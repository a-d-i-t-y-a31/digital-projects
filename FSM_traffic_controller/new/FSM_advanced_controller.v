==> flow/design.v <==
`timescale 1ns / 1ps
module FSM_advanced_controller (
    input wire clk,
    input wire reset,
    input wire high_ns,        
    input wire high_ew,        
    output reg [2:0] ns_light,  
    output reg [2:0] ew_light
);
parameter S0 = 2'b00;  
parameter S1 = 2'b01;  
parameter S2 = 2'b10;  
parameter S3 = 2'b11;  
parameter SHORT_GREEN = 5;
parameter LONG_GREEN  = 10;
parameter YELLOW_TIME = 2;
reg [1:0] current_state, next_state;
reg [3:0] timer;
reg [3:0] green_duration;
always @(posedge clk or posedge reset) begin
    if (reset)
        current_state <= S0;
    else
        current_state <= next_state;
end
always @(posedge clk or posedge reset) begin
    if (reset)
        timer <= 0;
    else begin
        case (current_state)
            S0: begin
                green_duration <= (high_ns ? LONG_GREEN : SHORT_GREEN);
                if (timer < green_duration)
                    timer <= timer + 1;
                else
                    timer <= 0;
            end
            S2: begin
                green_duration <= (high_ew ? LONG_GREEN : SHORT_GREEN);
                if (timer < green_duration)
                    timer <= timer + 1;
                else
                    timer <= 0;
            end
            S1, S3: begin
                if (timer < YELLOW_TIME)
                    timer <= timer + 1;
                else
                    timer <= 0;
            end
            default: timer <= 0;
        endcase
    end
end
always @(*) begin
    case (current_state)
        S0: if (timer >= green_duration) next_state = S1;
            else next_state = S0;
        S1: if (timer >= YELLOW_TIME) next_state = S2;
            else next_state = S1;
        S2: if (timer >= green_duration) next_state = S3;
            else next_state = S2;
        S3: if (timer >= YELLOW_TIME) next_state = S0;
            else next_state = S3;
        default: next_state = S0;
    endcase
end
always @(*) begin
    case (current_state)
        S0: begin
            ns_light = 3'b001;  
            ew_light = 3'b100;  
        end
        S1: begin
            ns_light = 3'b010;  
            ew_light = 3'b100;  
        end
        S2: begin
            ns_light = 3'b100;  
            ew_light = 3'b001;  
        end
        S3: begin
            ns_light = 3'b100;  
            ew_light = 3'b010;  
        end
        default: begin
            ns_light = 3'b100;  
            ew_light = 3'b100;
        end
    endcase
end
endmodule
* Tool chain data of FSM_advanced_controller
Tool output for the design above, in the order of the flow. Line numbers count from 1 in the design file above. Library cell names are shortened. A cell with - has no value.
Design: design top FSM_advanced_controller, clock clk, cell library sky130hd, corner tt_025C_1v80

* Word-level counts
Source: Yosys, flattened and elaborated, memories not mapped. Widths are those after wreduce. Registers that Yosys merges into a memory's read port (data or address) are not register bits. Print and check cells do not count.
Bit counts: flip-flop bits (word level) 10, bits in latches 0, RAM bits 0, bits in read-only memories 0, word width x clocked read ports 0, memory cells 0, input bits 4, output and inout bits 6, elaborated cells 32
Operators by class: add/subtract/negate cells 1, $mul 0, divide/modulo/power cells 0, order comparisons 4, eq/ne operators 3, shift-type cells 0, muxes and demuxes 13, bitwise logic cells 1, reduce/logical cells 7
Operators by type and width (count):
- 3-bit parallel mux with 3-bit select | 2
- 4-bit parallel mux with 2-bit select | 2
- 4-bit two-way mux | 4
- 2-bit OR reduction | 4
- 2-bit parallel mux with 4-bit select | 1
- 2-bit equality test with constant B | 2
- 4-bit by 1-bit adder with 4-bit output with constant B | 1
- 4-bit by 2-bit >= comparator with 1-bit output with constant B | 1
- 4-bit by 2-bit less-than comparator with 1-bit output with constant B | 1
- 4-bit >= comparator | 1
- 4-bit less-than comparator | 1
- 2-bit two-way mux | 2
- 2-bit by 1-bit equality test with 1-bit output with constant B | 1
- 2-bit zero test | 1
- 2-bit AND reduction | 1
- 2-bit nonzero test | 1
- 1-bit two-way mux | 2
- 1-bit NOT | 1

* Logic depth
Depth = most cells in a row (Yosys ltp): at word level without a register or memory, in the mapped netlist without a sequential cell, where the memories' decode and read muxes count.
Logic depth: word-level depth 3, ABC_AREA 0, gate-level depth with buffers 6, depth with buffers taken out 6

* Netlist
The flow's flattened synthesis, as Yosys stat reports it; memories are mapped. The netlist is that of the ABC_AREA named above (0 if unset); the other value can give another one. The area totals of this step are shown rounded.
Cells by type:
- dfrtp_1 | count 7, area in all 175.168 um^2
- ha_1 | count 6, area in all 75.072 um^2
- edfxtp_1 | count 2, area in all 60.058 um^2
- a22o_1 | count 4, area in all 35.034 um^2
- nor2_1 | count 8, area in all 30.029 um^2
- dfstp_2 | count 1, area in all 26.275 um^2
- inv_1 | count 6, area in all 22.522 um^2
- clkbuf_1 | count 4, area in all 15.014 um^2
- nand3_1 | count 3, area in all 15.014 um^2
- nor4_1 | count 2, area in all 12.512 um^2
- or4_4 | count 1, area in all 11.261 um^2
- mux2i_1 | count 1, area in all 10.01 um^2
- xnor2_1 | count 1, area in all 8.758 um^2
- xor2_1 | count 1, area in all 8.758 um^2
- o211ai_1 | count 1, area in all 7.507 um^2
- a31oi_1 | count 1, area in all 6.256 um^2
- and3_1 | count 1, area in all 6.256 um^2
- nand4_1 | count 1, area in all 6.256 um^2
Other cell types: 3; their cells: 3.
Synthesis totals: standard cells after synthesis 54, cell area after synthesis 548.0 um^2, sequential area 261.5 um^2, mapped flip-flops 10, buffers 4

* Worst setup path after synthesis
Path of least setup slack by OpenSTA after synthesis, without wires, with an ideal clock, recovery checks aside; 20% of the period is set as input and as output delay. Where synthesis merged equal registers, the netlist keeps one of their names.
Timing post-synthesis: kind register -> register, from register timer[1], to register current_state, clock period 2320 ps, setup time 121 ps, launch time at the first pin 0 ps, arrival time 1435 ps, required time 2199 ps, path slack 764 ps, delay of the path 1556 ps, driving pins on the path 6, path buffers 0, period reached after synthesis 1556 ps
"delay of the path" = arrival - input delay + setup time. "driving pins on the path": output pins that drive a net of the path, with the launching flip-flop's if there is one; two outputs of one cell count as two. "period reached after synthesis" = period - worst setup slack (recovery checks aside). The figure is calculated, with input and output delays left at 20% of the set period. Where an end lacks its bit number, it is one bit of the signal, or one of the new flip-flops if synthesis recoded a state register. The rows between start and end are the longest chain of elaborated cells between them; the timing report does not say that the signal goes this way. Where chains are equally long, one stands for them. A line is the first line of the expression or statement that the cell stems from. Yosys adds cells for indexed reads and writes and turns some case tables into memories. At most two assigning lines are given for a register; there are more.
On the way, post-synthesis: cells stage by stage dfrtp_1 -> ha_1 -> nor2b_1 -> o211ai_1 -> nand3_1 -> a22o_1, length of the longest elaborated chain 3, elaborated cells on any way between the ends 7, those cells by class compare (2); mux (5)
RTL lines, path post-synthesis:
- start: declaration | RTL line 18 | reg [3:0] timer;
- start: assignment | RTL line 34 | timer <= timer + 1;
- start: assignment | RTL line 41 | timer <= timer + 1;
- 4-bit by 2-bit >= comparator with 1-bit output | RTL line 63 | S3: if (timer >= YELLOW_TIME) next_state = S0;
- 2-bit two-way mux | RTL line 63
- 2-bit parallel mux with 4-bit select | RTL line 56 | case (current_state)
- end: assignment | RTL line 22 | current_state <= S0;
- end: assignment | RTL line 24 | current_state <= next_state;
- end: declaration | RTL line 17 | reg [1:0] current_state, next_state;

* Worst path after layout
From the final timing report of flow run 2: the path of least setup slack in the routed layout; clock arrival at registers is part of the times. The path's times are printed in steps of 10 ps; the period is the one set.
Timing post-layout: kind register -> register, from register timer[1], to register current_state, clock period 1760 ps, setup time 110 ps, launch time at the first pin 260 ps, arrival time 1740 ps, required time 1910 ps, path slack 170 ps, driving pins on the path 5, path buffers 1
Where an end lacks its bit number, it is one bit of the signal, or one of the new flip-flops if synthesis recoded a state register. At most two assigning lines are given for a register; there are more.
On the way, post-layout: cells stage by stage dfrtp_1 -> buf_4 -> ha_1 -> or4_4 -> a22o_1
RTL lines, path post-layout:
- start: declaration | RTL line 18 | reg [3:0] timer;
- start: assignment | RTL line 34 | timer <= timer + 1;
- start: assignment | RTL line 41 | timer <= timer + 1;
- end: assignment | RTL line 22 | current_state <= S0;
- end: assignment | RTL line 24 | current_state <= next_state;
- end: declaration | RTL line 17 | reg [1:0] current_state, next_state;
Chain of elaborated cells between the ends: none given.

Wiki page: FSM_advanced_controller / flow data

Flow measurements of FSM_advanced_controller on sky130hd: 2 stored runs with different settings, listed in no order. Input and output delays are each 20% of the period that was set; the output load is 0.01 pF.
By "achieved period" is meant the clock period of the run minus its worst setup slack. This is arithmetic on one report: input and output delays are still those of the set period (20% each).
Values from the reports are rounded here.

[flow run 1] flow files
==> flow/run.sh <==
#!/bin/bash
# the make line also repeats the synthesis and layout settings of config.mk as NAME=value (left out here)
make -C /OpenROAD-flow-scripts/flow DESIGN_CONFIG=/design/flow/config.mk WORK_HOME=/design/flow/orfs CLKGATE_MAP_FILE= finish
==> flow/config.mk <==
export PLATFORM = sky130hd
export DESIGN_NAME = FSM_advanced_controller
export DESIGN_NICKNAME = FSM_advanced_controller
export VERILOG_FILES = /design/flow/design.v
export SDC_FILE = /design/flow/constraint.sdc
export NUM_CORES = 4
export LEC_CHECK = 0
export CAP_MARGIN = 0
export CELL_PAD_IN_SITES_DETAIL_PLACEMENT = 0
export CORE_ASPECT_RATIO = 1.93
export CORE_MARGIN = 2
export CORE_UTILIZATION = 46
export CTS_CLUSTER_DIAMETER = 43
export CTS_CLUSTER_SIZE = 43
export GPL_ROUTABILITY_DRIVEN = 0
export GPL_TIMING_DRIVEN = 1
export MIN_ROUTING_LAYER = met2
export PLACE_DENSITY_LB_ADDON = 0.05
export SETUP_SLACK_MARGIN = 0.65
export SLEW_MARGIN = 20
==> flow/constraint.sdc <==
create_clock -name core_clock -period 2.46 [get_ports {clk}]
set_input_delay 0.4920 -clock core_clock [delete_from_list [all_inputs] [get_ports {clk}]]
set_output_delay 0.4920 -clock core_clock [all_outputs]
set_load 0.01 [all_outputs]

[flow run 1] result: no final report: floorplanning broke off with PDN-0185

[flow run 2] flow files
==> flow/run.sh <==
#!/bin/bash
# the make line also repeats the synthesis and layout settings of config.mk as NAME=value (left out here)
make -C /OpenROAD-flow-scripts/flow DESIGN_CONFIG=/design/flow/config.mk WORK_HOME=/design/flow/orfs CLKGATE_MAP_FILE= finish
==> flow/config.mk <==
export PLATFORM = sky130hd
export DESIGN_NAME = FSM_advanced_controller
export DESIGN_NICKNAME = FSM_advanced_controller
export VERILOG_FILES = /design/flow/design.v
export SDC_FILE = /design/flow/constraint.sdc
export NUM_CORES = 4
export LEC_CHECK = 0
export CAP_MARGIN = 20
export CORE_MARGIN = 2
export CORE_UTILIZATION = 40
export SETUP_SLACK_MARGIN = 0.11
export SLEW_MARGIN = 20
==> flow/constraint.sdc <==
create_clock -name core_clock -period 1.76 [get_ports {clk}]
set_input_delay 0.3520 -clock core_clock [delete_from_list [all_inputs] [get_ports {clk}]]
set_output_delay 0.3520 -clock core_clock [all_outputs]
set_load 0.01 [all_outputs]

[flow run 2] result: die area 1,682 um^2; synthesized cell area 548.0 um^2; smallest setup slack 166 ps; utilization in the final report 55.9%; final setup TNS 0 ps; achieved period 1,594 ps
